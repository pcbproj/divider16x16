==> flow/design.v <==
`timescale 1 ns / 1 ns  
module divider16x16b (
   clk,
   dividend,
   divider,
   quotient,
   remainder,
   wr_valid,
   rd_valid);
parameter WIDTH = 8;
input   clk; 
input   [WIDTH - 1:0] dividend; 
input   [WIDTH - 1:0] divider; 
output   [WIDTH - 1:0] quotient; 
output   [WIDTH - 1:0] remainder; 
input   wr_valid; 
output   rd_valid; 
reg     [WIDTH - 1:0] quotient; 
reg     [WIDTH - 1:0] remainder; 
reg     rd_valid; 
reg     [WIDTH - 1:0] up; 
reg     [WIDTH - 1:0] down; 
reg     [WIDTH - 1:0] temp; 
reg     [WIDTH - 1:0] res_temp; 
reg     [WIDTH - 1:0] result; 
wire    [WIDTH - 1:0] remain; 
reg     rd_valid_tmp; 
reg     rd_valid_tmp2; 
reg     rd_valid_tmp3; 
reg     [3:0] b; 
reg     [WIDTH - 1:0] quotient_temp; 
reg     [WIDTH - 1:0] remainder_temp; 
always @(posedge clk)
   begin : process_1
   if (wr_valid === 1'b 1)
      begin
      up <= dividend;   
      down <= divider;   
      result <= {(WIDTH - 1 - 0 + 1){1'b 0}};   
      temp <= {(WIDTH - 1 - 0 + 1){1'b 0}};   
      b <= 0;   
      res_temp <= {(WIDTH - 1 - 0 + 1){1'b 0}};   
      rd_valid_tmp <= 1'b 0;   
      rd_valid_tmp2 <= 1'b 0;   
      rd_valid_tmp3 <= 1'b 0;   
      end
   else
      begin
      if (b < WIDTH)
         begin
         if (temp < down)
            begin
            temp <= {temp[WIDTH - 2:0], up[WIDTH - b - 
      1]};   
            b <= b + 1;   
            end
         else
            begin
            result[WIDTH - b - 1] <= 1'b 1;   
            temp <= temp - down;   
            end
         rd_valid_tmp <= 1'b 0;   
         end
      else
         begin
         if (temp >= down)
            begin
            result <= {result[WIDTH - 2:0], 1'b 1};   
            temp <= temp - down;   
            end
         else
            begin
            result <= {result[WIDTH - 2:0], 1'b 0};   
            end
         rd_valid_tmp <= 1'b 1;   
         rd_valid_tmp2 <= rd_valid_tmp;   
         end
      rd_valid_tmp3 <= rd_valid_tmp & ~rd_valid_tmp2;   
      quotient_temp <= result;   
      remainder_temp <= temp;   
      end
   end
always @(posedge clk)
   begin : output_gen
   if (clk === 1'b 1)
      begin
      if (rd_valid_tmp3 === 1'b 1)
         begin
         quotient <= quotient_temp;   
         remainder <= remainder_temp;   
         rd_valid <= 1'b 1;   
         end
      else
         begin
         rd_valid <= 1'b 0;   
         end
      end
   end
endmodule  
---- Step by step through the tools: divider16x16b ----
What the tools print for divider16x16b, step after step.
Lines are those of the file above, counted from 1.
Cell names lack the library's common part.
A cell with -- has no value.
set-up
  top ..................................... divider16x16b
  clock input ............................. clk
  library ................................. sky130hd
  corner .................................. tt_025C_1v80

---- After elaboration ----
Counts by Yosys on the flattened word-level netlist (proc, flatten, opt, wreduce; memories kept). Register bits leave out memories and registers merged into their read ports (data or address). Print and check cells are left out. Cells with the same type and inputs are merged into one.
storage and ports
  bits in registers ....................... 72
  input bits .............................. 18
  output and inout bits ................... 17
  cells after elaboration ................. 41
operators by class
  add/subtract/negate cells ............... 5
  order comparisons ....................... 3
  equal/unequal tests ..................... 3
  shifts and indexed selects .............. 2
  mux-type cells .......................... 8
  bitwise logic cells ..................... 5
  reduce/logical cells .................... 2
operators with widths
  kind                                                                     count
  8-bit two-way mux                                                        5
  1-bit by 33-bit variable shift with 8-bit output (first input constant)  1
  32-bit negator with 33-bit output                                        1
  8-bit by 32-bit variable part select with 1-bit output                   1
  8-bit subtractor                                                         1
  8-bit greater-or-equal comparator                                        1
  8-bit < comparator                                                       1
  8-bit bitwise AND                                                        1
  8-bit bitwise OR                                                         1
  8-bit NOT                                                                1
  5-bit by 2-bit subtractor with 6-bit output (second input constant)      1
  4-bit by 4-bit subtractor with 5-bit output (first input constant)       1
  4-bit by 1-bit adder with 4-bit output (second input constant)           1
  4-bit < comparator (second input constant)                               1
  1-bit two-way mux                                                        3
  1-bit case equality test (second input constant)                         2
  2-bit != test (second input constant)                                    1
  2-bit AND reduction                                                      1
  2-bit nonzero test                                                       1
  1-bit bitwise AND                                                        1
  1-bit NOT                                                                1

---- Logic depth ----
Yosys ltp: most cells in a row. Word level: on the elaborated netlist, between registers, memories and ports. Mapped: between sequential cells and ports; inverters and the memories' decode and read muxes count.
logic depth
  word-level depth ........................ 9
  ABC_AREA ................................ 0
  gate-level depth with buffers ........... 14
  depth with buffers taken out ............ 12

---- Synthesis result ----
Yosys stat after the flow's synthesis: flattened, memories mapped to cells. It holds for the ABC_AREA given above (unset counts as 0); a run with the other value may have another netlist.
cells by type
  cell      count  area in all (sq um)
  edfxtp_1  48     1.44E+03
  dfxtp_1   24     480.461
  ha_1      17     212.704
  nor2_1    26     97.594
  o21ai_0   17     85.082
  inv_1     18     67.565
  a21oi_1   13     65.062
  mux4_2    2      45.043
  nor3_1    9      45.043
  a31oi_1   7      43.792
  a211oi_1  5      37.536
  a211oi_2  3      37.536
  nand2_1   10     37.536
  o21a_1    5      37.536
  buf_2     6      30.029
  o41ai_4   1      27.526
  clkbuf_1  7      26.275
  xor2_1    3      26.275
Not listed: further types 44, cells in them 65.
mapped netlist
  cells in the netlist .................... 286
  mapped area ............................. 3,398.3 sq um
  sequential part of the area ............. 1,921.8 sq um
  mapped flip-flops ....................... 72
  buffer cells ............................ 15

---- Worst setup path after synthesis ----
Source: OpenSTA report_checks on the synthesized netlist (no wires, ideal clock, input and output delay 20% of the period each), path of least setup slack; recovery checks are left aside. Register names are those of the netlist, which keeps one name where synthesis merged equal registers.
timing path post-synthesis
  path kind ............................... reg2reg
  start point ............................. reg b[0]
  end point ............................... reg result[6]
  period .................................. 2.92 ns
  library setup time ...................... 0.072 ns
  launch time at the first pin ............ 0.000 ns
  data arrival time ....................... 3.090 ns
  required time ........................... 2.848 ns
  slack ................................... -0.242 ns
  path delay .............................. 3.162 ns
  stages .................................. 15
  buffers on the path ..................... 2
  period reached after synthesis .......... 3.162 ns
"path delay" is the arrival time less input delay plus setup time.
"stages": output pins that drive a net of the path, with the launching flip-flop's if there is one; two outputs of one cell count as two.
"period reached after synthesis" is the clock period less the worst setup slack; recovery checks do not enter. This is arithmetic on one report: input and output delays are still those of the set period (20% each).
The rows between start and end are the longest chain of elaborated cells between them; the timing report does not say that the signal goes this way. Where chains are equally long, one stands for them.
Each line given opens the expression or statement behind the cell; cells for indexed reads and writes are added by Yosys, which also makes memories of some case tables.
At most two assigning lines are given for a register; there are more.
Lines with a computed index may be missing from the assigning lines.
on the way, post-synthesis
  path through ............................ dfxtp_1 buf_2 inv_1 ha_1 clkbuf_1 inv_1 a31oi_1 o221a_2 ha_1 nor4bb_1 nand4_1 nor3_1 nor3b_2 a31oi_1 a21oi_1
  cells in the longest elaborated chain ... 9
  elaborated cells on any way between the ends .. 11
  those cells by class .................... add/sub: 3; compare: 1; eq/ne: 1; shift: 1; mux: 2; logic: 3
RTL lines, path post-synthesis
  what                                              RTL line  text
  start: declaration                                30        reg     [3:0] b;
  start: assignment                                 41        b <= 0;
  start: assignment                                 55        b <= b + 1;
  4-bit by 4-bit subtractor with 5-bit output       59        result[WIDTH - b - 1] <= 1'b 1;
  5-bit by 2-bit subtractor with 6-bit output       59
  32-bit negator with 33-bit output                 59
  1-bit by 33-bit variable shift with 8-bit output  59
  8-bit NOT                                         59
  8-bit bitwise AND                                 59
  8-bit bitwise OR                                  59
  8-bit two-way mux                                 51        if (temp < down)
  8-bit two-way mux                                 49        if (b < WIDTH)
  end: assignment                                   39        result <= {(WIDTH - 1 - 0 + 1){1'b 0}};
  end: assignment                                   68        result <= {result[WIDTH - 2:0], 1'b 1};
  end: declaration                                  25        reg     [WIDTH - 1:0] result;

---- Worst path after layout ----
From the final timing report of record 1: the path of least setup slack in the routed layout; clock arrival at registers is part of the times.
timing path post-layout
  path kind ............................... reg2reg
  start point ............................. reg b[0]
  end point ............................... reg result[6]
  period .................................. 2.16 ns
  library setup time ...................... 0.06 ns
  launch time at the first pin ............ 0.35 ns
  data arrival time ....................... 3.01 ns
  required time ........................... 2.44 ns
  slack ................................... -0.56 ns
  stages .................................. 12
  buffers on the path ..................... 0
The rows between start and end are the longest chain of elaborated cells between them; the timing report does not say that the signal goes this way. Where chains are equally long, one stands for them.
At most two assigning lines are given for a register; there are more.
Lines with a computed index may be missing from the assigning lines.
on the way, post-layout
  path through ............................ dfxtp_2 inv_2 ha_4 or3_4 o221a_4 ha_4 nor4bb_4 nand4_1 nor3_2 nor3b_4 a31oi_1 a21oi_1
  cells in the longest elaborated chain ... 9
  elaborated cells on any way between the ends .. 11
  those cells by class .................... add/sub: 3; compare: 1; eq/ne: 1; shift: 1; mux: 2; logic: 3
RTL lines, path post-layout
  what                                              RTL line  text
  start: declaration                                30        reg     [3:0] b;
  start: assignment                                 41        b <= 0;
  start: assignment                                 55        b <= b + 1;
  4-bit by 4-bit subtractor with 5-bit output       59        result[WIDTH - b - 1] <= 1'b 1;
  5-bit by 2-bit subtractor with 6-bit output       59
  32-bit negator with 33-bit output                 59
  1-bit by 33-bit variable shift with 8-bit output  59
  8-bit NOT                                         59
  8-bit bitwise AND                                 59
  8-bit bitwise OR                                  59
  8-bit two-way mux                                 51        if (temp < down)
  8-bit two-way mux                                 49        if (b < WIDTH)
  end: assignment                                   39        result <= {(WIDTH - 1 - 0 + 1){1'b 0}};
  end: assignment                                   68        result <= {result[WIDTH - 2:0], 1'b 1};
  end: declaration                                  25        reg     [WIDTH - 1:0] result;

2 stored runs of divider16x16b in the flow (synthesis by Yosys, layout by OpenROAD, sky130hd cells), in arbitrary order. Constraints: input delay and output delay 20% of the set period each, output load 0.01 pF.
"achieved clock period" = clock period - worst setup slack. The figure is calculated, with input and output delays left at 20% of the set period.
"time on the worst setup path" means the part of the period allowed to the worst setup path (the constraints hold back 20% at inputs and 20% at outputs) less its slack; where the path has registers, the arrival times of their clocks count too.
"total power of the final layout": no workload was simulated; the value follows from the tool's default switching activity.

======== record 1 ========
==> flow/run.sh <==
#!/bin/bash
# the make line also repeats the synthesis and layout settings of config.mk as NAME=value (left out here)
make -C /OpenROAD-flow-scripts/flow DESIGN_CONFIG=/design/flow/config.mk WORK_HOME=/design/flow/orfs CLKGATE_MAP_FILE= finish
==> flow/config.mk <==
export PLATFORM = sky130hd
export DESIGN_NAME = divider16x16b
export DESIGN_NICKNAME = divider16x16b
export VERILOG_FILES = /design/flow/design.v
export SDC_FILE = /design/flow/constraint.sdc
export NUM_CORES = 4
export LEC_CHECK = 0
export CAP_MARGIN = 20
export CORE_MARGIN = 2
export CORE_UTILIZATION = 40
export SLEW_MARGIN = 20
==> flow/constraint.sdc <==
create_clock -name core_clock -period 2.16 [get_ports {clk}]
set_input_delay 0.4320 -clock core_clock [delete_from_list [all_inputs] [get_ports {clk}]]
set_output_delay 0.4320 -clock core_clock [all_outputs]
set_load 0.01 [all_outputs]

-------- measured, record 1 --------
  summed negative setup slack ............. -2.294 ns
  total power of the final layout ......... 4.366 mW
  time on the worst setup path ............ 2.72 ns
  worst setup path type ................... reg2reg
  achieved clock period ................... 2.724 ns
  utilization of the finished layout ...... 62.3 %
  synthesized cell area ................... 3,398.3 sq um
  worst hold slack in the final report .... 0.416 ns
  standard-cell area after layout ......... 5,114.9 sq um
  setup slack of the worst path ........... -0.564 ns
  area inside the die boundary ............ 9,248.7 sq um

======== record 2 ========
==> flow/run.sh <==
#!/bin/bash
# the make line also repeats the synthesis and layout settings of config.mk as NAME=value (left out here)
make -C /OpenROAD-flow-scripts/flow DESIGN_CONFIG=/design/flow/config.mk WORK_HOME=/design/flow/orfs CLKGATE_MAP_FILE= finish
==> flow/config.mk <==
export PLATFORM = sky130hd
export DESIGN_NAME = divider16x16b
export DESIGN_NICKNAME = divider16x16b
export VERILOG_FILES = /design/flow/design.v
export SDC_FILE = /design/flow/constraint.sdc
export NUM_CORES = 4
export LEC_CHECK = 0
export ABC_AREA = 1
export CAP_MARGIN = 20
export CELL_PAD_IN_SITES_DETAIL_PLACEMENT = 0
export CORE_MARGIN = 3
export CORE_UTILIZATION = 22
export CTS_CLUSTER_DIAMETER = 174
export CTS_CLUSTER_SIZE = 77
export SETUP_SLACK_MARGIN = -0.26
export SLEW_MARGIN = 20
export TNS_END_PERCENT = 10
==> flow/constraint.sdc <==
create_clock -name core_clock -period 3.37 [get_ports {clk}]
set_input_delay 0.6740 -clock core_clock [delete_from_list [all_inputs] [get_ports {clk}]]
set_output_delay 0.6740 -clock core_clock [all_outputs]
set_load 0.01 [all_outputs]

-------- measured, record 2 --------
  standard-cell area after layout ......... 4,210.3 sq um
  total power of the final layout ......... 3.135 mW
  utilization of the finished layout ...... 28.5 %
  area inside the die boundary ............ 16,794.9 sq um
  time on the worst setup path ............ 3.19 ns
  worst setup path type ................... reg2reg
  setup slack of the worst path ........... 0.177 ns
  summed negative setup slack ............. 0.000 ns
  achieved clock period ................... 3.193 ns
  synthesized cell area ................... 3,360.7 sq um
  worst hold slack in the final report .... 0.418 ns
